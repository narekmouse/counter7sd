==> flow/design.v <==
module Counter7SD(
  clock,
  reset,
  pause,
  reverse,
  data
  );
input             clock;
input             reset;
input             pause;
input             reverse;
output reg [6:0]  data;
       reg [6:0]  temp_data;
parameter ZERO  = 7'b1111110;  
parameter ONE   = 7'b0110000;  
parameter TWO   = 7'b1101101;  
parameter THREE = 7'b1101101;  
parameter FOUR  = 7'b0110011;  
parameter FIVE  = 7'b1011011;  
parameter SIX   = 7'b1011011;  
parameter SEVEN = 7'b1110000;  
parameter EIGHT = 7'b1111111;  
parameter NINE  = 7'b1111011;  
parameter PAUSE = 7'b1100111;  
parameter HOLD  = 7'b0110111;  
always @ ( posedge clock ) begin
  if (pause==0)
    data <= PAUSE;
  else
    data <= temp_data;
  case(reset)
    0: temp_data <= HOLD;
    1: case (pause)
              0: temp_data <= temp_data;
        default: case (temp_data)
                  HOLD:   case (reverse)
                                  0: temp_data <= ZERO;
                            default: temp_data <= NINE;
                          endcase
                  ZERO:   case (reverse)
                                  0: temp_data <= ONE;
                            default: temp_data <= NINE;
                          endcase
                  ONE:    case (reverse)
                                  0: temp_data <= TWO;
                            default: temp_data <= ZERO;
                          endcase
                  TWO:    case (reverse)
                                  0: temp_data <= THREE;
                            default: temp_data <= ONE;
                          endcase
                  THREE:  case (reverse)
                                  0: temp_data <= FOUR;
                            default: temp_data <= TWO;
                          endcase
                  FOUR:   case (reverse)
                                  0: temp_data <= FIVE;
                            default: temp_data <= THREE;
                          endcase
                  FIVE:   case (reverse)
                                  0: temp_data <= SIX;
                            default: temp_data <= FOUR;
                          endcase
                  SIX:     case (reverse)
                                  0: temp_data <= SEVEN;
                            default: temp_data <= FIVE;
                          endcase
                  SEVEN:  case (reverse)
                                  0: temp_data <= EIGHT;
                            default: temp_data <= SIX;
                          endcase
                  EIGHT:  case (reverse)
                                  0: temp_data <= NINE;
                            default: temp_data <= SEVEN;
                          endcase
                  NINE:   case (reverse)
                                  0: temp_data <= ZERO;
                            default: temp_data <= EIGHT;
                          endcase
                  default:temp_data <= HOLD;
                endcase
       endcase
  endcase
end
endmodule  
Step by step through the tools: Counter7SD
Tool output for the design above, in the order of the flow.
Line numbers count from 1 in the design file above.
Cell names lack the library's common part.
{"block": "setup", "top_module": "Counter7SD", "clock": "clock", "lib": "sky130hd", "lib_corner": "tt_025C_1v80"}

After elaboration
Source: Yosys, flattened and elaborated, memories not mapped. Widths are those after wreduce. Registers that Yosys merges into a memory's read port (data or address) are not register bits. Print and check cells do not count. Equal cells are merged and count once.
{"block": "op_classes", "n_eq": 10, "n_mux": 12, "logic": 1}
{"block": "ops", "operator": "7-bit parallel mux with 9-bit select", "n": 1}
{"block": "ops", "operator": "7-bit equality test with constant B", "n": 6}
{"block": "ops", "operator": "7-bit 2-to-1 mux", "n": 4}
{"block": "ops", "operator": "7-bit by 6-bit equality test with 1-bit output with constant B", "n": 3}
{"block": "ops", "operator": "7-bit parallel mux with 2-bit select", "n": 1}
{"block": "ops", "operator": "6-bit 2-to-1 mux", "n": 2}
{"block": "ops", "operator": "5-bit 2-to-1 mux", "n": 1}
{"block": "ops", "operator": "4-bit 2-to-1 mux", "n": 1}
{"block": "ops", "operator": "3-bit 2-to-1 mux", "n": 1}
{"block": "ops", "operator": "2-bit by 1-bit inequality test with 1-bit output with constant B", "n": 1}
{"block": "ops", "operator": "1-bit inverter", "n": 1}
{"block": "ops", "operator": "1-bit 2-to-1 mux", "n": 1}
{"block": "word_totals", "regBits": 14, "output_inout_bits": 7}

Longest topological paths
Depth = most cells in a row (Yosys ltp): at word level without a register or memory, in the mapped netlist without a sequential cell, where the memories' decode and read muxes count.
{"block": "depth", "ltp_word": 4, "abc_area": 1, "mapped_depth": 10, "depth_no_buf": 10}

Mapped cells and area
Source: synth_stat.txt of the flow (Yosys; design flattened, memories mapped). It holds for the ABC_AREA given above (unset counts as 0); a run with the other value may have another netlist.
{"block": "mapped", "cells": 134, "yosys_area_um2": 902.1, "seq_area_um2": 350.3, "ffs": 14}
{"block": "by_type", "cell_type": "edfxtp_1", "n": 7}
{"block": "by_type", "cell_type": "nand2_1", "n": 40}
{"block": "by_type", "cell_type": "dfxtp_1", "n": 7}
{"block": "by_type", "cell_type": "nor2_1", "n": 21}
{"block": "by_type", "cell_type": "inv_1", "n": 19}
{"block": "by_type", "cell_type": "nand3_1", "n": 13}
{"block": "by_type", "cell_type": "nor2_2", "n": 6}
{"block": "by_type", "cell_type": "nor2_4", "n": 2}
{"block": "by_type", "cell_type": "nand3_2", "n": 2}
{"block": "by_type", "cell_type": "a21oi_4", "n": 1}
{"block": "by_type", "cell_type": "nand2_2", "n": 2}
{"block": "by_type", "cell_type": "nand2_4", "n": 1}
{"block": "by_type", "cell_type": "a21oi_1", "n": 2}
{"block": "by_type", "cell_type": "nor3_1", "n": 2}
{"block": "by_type", "cell_type": "o21ai_0", "n": 2}
{"block": "by_type", "cell_type": "inv_2", "n": 2}
{"block": "by_type", "cell_type": "o211ai_1", "n": 1}
{"block": "by_type", "cell_type": "nand4_1", "n": 1}
Not listed: further types 3, cells in them 3.

Path before layout
OpenSTA on the mapped netlist: ideal clock, no wires. The path of least setup slack (recovery checks aside). Input and output delay are each 20% of the period. Register names are those of the netlist, which keeps one name where synthesis merged equal registers.
{"block": "synth_path", "kind": "flip-flop to flip-flop", "start": "register temp_data[4]", "end": "register temp_data[0]", "tclk_ns": 1.68, "setup_ns": 0.259, "launch_ns": 0.000, "arrival_ns": 1.100, "required_ns": 1.421, "path_slack_ns": 0.321, "delay_ns": 1.359, "stages": 9, "path_buffers": 0, "synth_period_reached_ns": 1.359}
"delay_ns" is the arrival time less input delay plus setup time.
"stages" counts driving pins, that of a launching flip-flop among them; a cell with two outputs on the path counts twice.
"synth_period_reached_ns" is the clock period less the worst setup slack; recovery checks do not enter. This is arithmetic on one report: input and output delays are still those of the set period (20% each).
The rows between start and end are the longest chain of elaborated cells between them; the timing report does not say that the signal goes this way. Where chains are equally long, one stands for them.
Each line given opens the expression or statement behind the cell; cells for indexed reads and writes are added by Yosys, which also makes memories of some case tables.
A register here has more assigning lines than the two given.
{"block": "synth_via", "cell_sequence": "edfxtp_1 inv_1 nand2_1 nor2_2 nand2_1 nand3_2 nor2_2 a21oi_4 nand2_1", "elab_chain_len": 4}
{"block": "synth_rtl", "item": "start, declared", "line": 13, "text": "reg [6:0]  temp_data;"}
{"block": "synth_rtl", "item": "start, assigned", "line": 32, "text": "0: temp_data <= HOLD;"}
{"block": "synth_rtl", "item": "start, assigned", "line": 34, "text": "0: temp_data <= temp_data;"}
{"block": "synth_rtl", "item": "7-bit equality test", "line": 35, "text": "default: case (temp_data)"}
{"block": "synth_rtl", "item": "7-bit parallel mux with 9-bit select", "line": 35}
{"block": "synth_rtl", "item": "7-bit 2-to-1 mux", "line": 33, "text": "1: case (pause)"}
{"block": "synth_rtl", "item": "7-bit parallel mux with 2-bit select", "line": 31, "text": "case(reset)"}
{"block": "synth_rtl", "item": "end, assigned", "line": 32}
{"block": "synth_rtl", "item": "end, assigned", "line": 34}
{"block": "synth_rtl", "item": "end, declared", "line": 13}

Path in the finished layout
Path of least setup slack in the final report of flow run A (OpenROAD, finished layout, wires in). Where an end is a register, its clock arrival counts in the times.
{"block": "layout_path", "kind": "input port to flip-flop", "start": "input reverse", "end": "register temp_data[0]", "tclk_ns": 2.27, "in_delay_ns": 0.45, "setup_ns": 0.24, "launch_ns": 0.45, "arrival_ns": 1.82, "required_ns": 2.31, "path_slack_ns": 0.49, "stages": 8, "path_buffers": 1}
The rows between start and end are the longest chain of elaborated cells between them; the timing report does not say that the signal goes this way. Where chains are equally long, one stands for them.
A register here has more assigning lines than the two given.
{"block": "layout_via", "cell_sequence": "clkdlybuf4s50_1 inv_1 nand3_1 nand2_1 nor2_1 nand2_1 nor2_1 nand2_1", "elab_chain_len": 4}
{"block": "layout_rtl", "item": "start, declared", "line": 11, "text": "input             reverse;"}
{"block": "layout_rtl", "item": "1-bit 2-to-1 mux", "line": 76, "text": "NINE:   case (reverse)"}
{"block": "layout_rtl", "item": "7-bit parallel mux with 9-bit select", "line": 35, "text": "default: case (temp_data)"}
{"block": "layout_rtl", "item": "7-bit 2-to-1 mux", "line": 33, "text": "1: case (pause)"}
{"block": "layout_rtl", "item": "7-bit parallel mux with 2-bit select", "line": 31, "text": "case(reset)"}
{"block": "layout_rtl", "item": "end, assigned", "line": 32, "text": "0: temp_data <= HOLD;"}
{"block": "layout_rtl", "item": "end, assigned", "line": 34, "text": "0: temp_data <= temp_data;"}
{"block": "layout_rtl", "item": "end, declared", "line": 13, "text": "reg [6:0]  temp_data;"}

Record of 2 stored runs of the RTL-to-layout flow on Counter7SD, platform sky130hd. The runs are unordered. Constraints: input delay and output delay 20% of the set period each, output load 0.01 pF.

{"run": "flow run A", "settings": { "period_ns": 2.27, "CORE_UTILIZATION": 28, "PLACE_DENSITY_LB_ADDON": 0.03, "CORE_ASPECT_RATIO": 0.96, "CELL_PAD_IN_SITES_GLOBAL_PLACEMENT": 0, "CELL_PAD_IN_SITES_DETAIL_PLACEMENT": 2, "TNS_END_PERCENT": 35, "ABC_AREA": 1, "MIN_ROUTING_LAYER": "met1", "MAX_ROUTING_LAYER": "met4", "CAP_MARGIN": 20, "CORE_MARGIN": 2, "SLEW_MARGIN": 20 }, "results": { "die_area_um2": 3692.0, "worstSetupSlack_ns": 0.485, "post_synth_area_um2": 902.1, "post_route_util_frac": 0.348 }}
{"run": "flow run B", "settings": { "period_ns": 1.35, "CORE_UTILIZATION": 56, "SETUP_SLACK_MARGIN": 0.06, "PLACE_DENSITY_LB_ADDON": 0.27, "ABC_AREA": 1, "CTS_CLUSTER_SIZE": 83, "MAX_ROUTING_LAYER": "met5", "CAP_MARGIN": 20, "CORE_MARGIN": 2, "SLEW_MARGIN": 20 }, "results": { "die_area_um2": 1947.9, "worstSetupSlack_ns": -0.248, "post_synth_area_um2": 902.1, "post_route_util_frac": 0.807 }}
